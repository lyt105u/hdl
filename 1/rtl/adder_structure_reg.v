==> flow/design.v <==
module D_FF (
    input [31:0] d,
    input clk,
    output reg [31:0] q
);
always @(posedge clk) begin
    q <= d;
end
endmodule
module FA_reg (
  sum,
  c_out,
  a,
  b,
  c_in
);
  output sum;
  output c_out;
  input a, b;
  input c_in;
  assign sum = (a ^ b) ^ c_in;
  assign c_out = (a & b) | (b & c_in) | (c_in & a);
endmodule
module adder_structure_reg (
  s,
  co,
  a,
  b,
  ci,
  clk
);
  parameter width = 32;
  output [width-1:0] s;
  output co;
  input [width-1:0] a, b;
  input ci, clk;
  wire [width:0] c;
  wire [width-1:0] sum;
  assign c[0] = ci;
  genvar i;
  generate
    for (i = 0; i < width; i = i + 1) begin : FA_reg_loop   
      FA_reg f (
        sum[i],
        c[i+1],
        a[i],
        b[i],
        c[i]
      );
    end
  endgenerate
  assign co = c[width];
  D_FF ff (
    sum,
    clk,
    s
  );
endmodule
* Tool chain data of adder_structure_reg *
What the tools print for adder_structure_reg, step after step.
Lines are those of the file above, counted from 1.
Library cell names are shortened.
The mark - stands for no value.

design
  top = adder_structure_reg
  clock = clk
  library = sky130hd
  timing corner = tt_025C_1v80

* After elaboration *
Yosys after proc, flatten, opt, wreduce and memory -nomap, before mapping. Enables and synchronous resets that opt folds into registers are not counted as muxes. Memory bits, and registers merged into a memory's read port (data or address), are not among the register bits. Print and check cells are not counted. Equal cells are merged and count once.

bit counts
  flip-flop bits (word level) = 32
  latch bits = 0
  memory bits (writable) = 0
  ROM bits = 0
  word width x clocked read ports = 0
  memory cells = 0
  input port bits = 66
  output and inout bits = 33
  cells after elaboration = 225

cells by class
  add/sub/neg operators = 0
  multiply operators = 0
  divide/modulo/power cells = 0
  magnitude comparators = 0
  equal/unequal tests = 0
  shift operators = 0
  mux-type cells = 0
  bitwise logic cells = 224
  reductions and logical operators = 0

operators with widths
  cell               count
  1-bit AND          96
  1-bit bitwise OR   64
  1-bit bitwise XOR  64

* Depth *
Depth = most cells in a row (Yosys ltp): at word level without a register or memory, in the mapped netlist without a sequential cell, where the memories' decode and read muxes count.

logic depth
  depth after elaboration = 96
  ABC_AREA = 0
  depth in mapped cells = 36

* Mapped cells and area *
The flow's flattened synthesis, as Yosys stat reports it; memories are mapped. The netlist is that of the ABC_AREA named above (0 if unset); the other value can give another one.
The area totals of this step are shown rounded.

synthesis totals
  cells in the netlist = 74
  chip area (Yosys) = 1320 µm²
  flip-flops = 32

cells by type
  type     count  total area (µm²)
  dfxtp_1  32     640.614
  fa_1     32     640.614
  inv_1    10     37.536

The figures by module come from a second, unflattened synthesis with its own total; it is not the netlist above.

second synthesis, totals
  cells (unflattened synthesis) = 64
  area total of the unflattened synthesis = 1280 µm²

Each row is one instance without its submodules.

by module
  module               instances  cells  area (µm²)  seq. area (µm²)
  D_FF                 1          32     641         641
  FA_reg               32         1      20.0        0.0
  adder_structure_reg  1          0      0.0         0.0

* Path before layout *
Path of least setup slack by OpenSTA after synthesis, without wires, with an ideal clock, recovery checks aside; 20% of the period is set as input and as output delay. Where synthesis merged equal registers, the netlist keeps one of their names.

timing path after synthesis
  path type = in2out
  from = in a[0]
  to = out co
  period = 26.6 ns
  input delay = 5.320 ns
  time at the first pin = 5.320 ns
  arrival time = 17.207 ns
  path slack = 4.073 ns
  delay of the path = 11.887 ns
  stages on the path = 36
  path buffers = 0
  period reached after synthesis = 22.527 ns

"delay of the path" is the arrival time less input delay plus setup time.
At an output port there is no setup time.
"stages on the path": output pins that drive a net of the path, with the launching flip-flop's if there is one; two outputs of one cell count as two.
"period reached after synthesis" is the clock period less the worst setup slack; recovery checks do not enter. This is arithmetic on one report: input and output delays are still those of the set period (20% each).
The rows between start and end are the longest chain of elaborated cells between them; the timing report does not say that the signal goes this way. Where chains are equally long, one stands for them.
Each line given opens the expression or statement behind the cell; cells for indexed reads and writes are added by Yosys, which also makes memories of some case tables.

between the ends, after synthesis
  path through = inv_1 -> fa_1 -> inv_1 -> fa_1 -> fa_1 -> fa_1 -> fa_1 -> fa_1 -> fa_1 -> fa_1 -> fa_1 -> fa_1 -> fa_1 -> fa_1 -> fa_1 -> fa_1 -> fa_1 -> fa_1 -> fa_1 -> fa_1 -> fa_1 -> fa_1 -> fa_1 -> fa_1 -> fa_1 -> fa_1 -> fa_1 -> fa_1 -> fa_1 -> fa_1 -> fa_1 -> fa_1 -> fa_1 -> inv_1 -> fa_1 -> inv_1
  length of the longest elaborated chain = 96
  elaborated cells between the ends (all ways) = 128
  RTL lines with such cells = 1
  those cells by class = 128 x logic

RTL lines, path after synthesis
  item                 RTL line  source
  from (decl)          35        input [width-1:0] a, b;
  1-bit AND            22        assign c_out = (a & b) | (b & c_in) | (c_in & a);
  1-bit bitwise OR x2  22
  1-bit AND            22
  1-bit bitwise OR x2  22
  1-bit AND            22
  1-bit bitwise OR x2  22
  1-bit AND            22
  [... 75 more ...]    -
  1-bit bitwise OR x2  22
  1-bit AND            22
  1-bit bitwise OR x2  22
  1-bit AND            22
  1-bit bitwise OR x2  22
  1-bit AND            22
  1-bit bitwise OR x2  22
  to (decl)            34        output co;

* Worst path after layout *
From the final timing report of run 2: the path of least setup slack in the routed layout; clock arrival at registers is part of the times.

timing path after layout
  path type = in2out
  from = in b[0]
  to = out co
  period = 25.1 ns
  input delay = 5.02 ns
  time at the first pin = 5.02 ns
  arrival time = 18.30 ns
  path slack = 1.78 ns
  stages on the path = 38
  path buffers = 2

The rows between start and end are the longest chain of elaborated cells between them; the timing report does not say that the signal goes this way. Where chains are equally long, one stands for them.

between the ends, after layout
  path through = clkdlybuf4s50_1 -> inv_1 -> fa_1 -> inv_1 -> fa_1 -> fa_1 -> fa_1 -> fa_1 -> fa_1 -> fa_1 -> fa_1 -> fa_1 -> fa_1 -> fa_1 -> fa_1 -> fa_1 -> fa_1 -> fa_1 -> [... 2 more ...] -> fa_1 -> fa_1 -> fa_1 -> fa_1 -> fa_1 -> fa_1 -> fa_1 -> fa_1 -> fa_1 -> fa_1 -> fa_1 -> fa_1 -> fa_1 -> fa_1 -> inv_1 -> fa_1 -> inv_1 -> clkdlybuf4s50_1
  length of the longest elaborated chain = 96
  elaborated cells between the ends (all ways) = 128
  RTL lines with such cells = 1
  those cells by class = 128 x logic

RTL lines, path after layout
  item                 RTL line  source
  from (decl)          35        input [width-1:0] a, b;
  1-bit AND            22        assign c_out = (a & b) | (b & c_in) | (c_in & a);
  1-bit bitwise OR x2  22
  1-bit AND            22
  1-bit bitwise OR x2  22
  1-bit AND            22
  1-bit bitwise OR x2  22
  1-bit AND            22
  [... 75 more ...]    -
  1-bit bitwise OR x2  22
  1-bit AND            22
  1-bit bitwise OR x2  22
  1-bit AND            22
  1-bit bitwise OR x2  22
  1-bit AND            22
  1-bit bitwise OR x2  22
  to (decl)            34        output co;

FLOW RESULTS
============

Measured results for adder_structure_reg: 2 stored runs of the Yosys and OpenROAD flow on sky130hd. The settings differ; the order carries no meaning. The constraints put input and output delay at 20% of the set period each and load the outputs with 0.01 pF.
"clock period reached" is the run's clock period less its worst setup slack. It is reckoned from that one timing run; input and output delays stay at 20% of the period that was set.
"time of the worst setup path" means the part of the period allowed to the worst setup path (the constraints hold back 20% at inputs and 20% at outputs) less its slack; where the path has registers, the arrival times of their clocks count too.
"total power after layout": no workload was simulated; the value follows from the tool's default switching activity.
The results are shown rounded.
Settings: -- = not set for that run.
A result given as -- is not shown for that run.

item                                   run 1  run 2
period_ns                              22.9   25.1
CORE_UTILIZATION                       54     28
SETUP_SLACK_MARGIN                     0.94   -1.06
PLACE_DENSITY_LB_ADDON                 0.23   0.09
CELL_PAD_IN_SITES_GLOBAL_PLACEMENT     1      --
CTS_CLUSTER_SIZE                       34     --
CAP_MARGIN                             40     20
MIN_ROUTING_LAYER                      met1   --
CORE_MARGIN                            2      4
SLEW_MARGIN                            20     40
HOLD_SLACK_MARGIN                      --     0.2
GPL_TIMING_DRIVEN                      --     1
GPL_ROUTABILITY_DRIVEN                 --     0
worst setup slack after layout (ns)    --     1.78
total negative setup slack (ns)        --     0.000
area inside the die boundary (µm²)     --     5870
cell area after synthesis (µm²)        --     1320
clock period reached (ns)              --     23.316
total power after layout (uW)          --     148
utilization after layout (%)           --     54.8
standard-cell area after layout (µm²)  --     2430
time of the worst setup path (ns)      --     13.28
class of the worst setup path          --     in2out
final worst hold slack (ns)            --     5.41

Run 1: not finished: placement ended with error FLW-0024
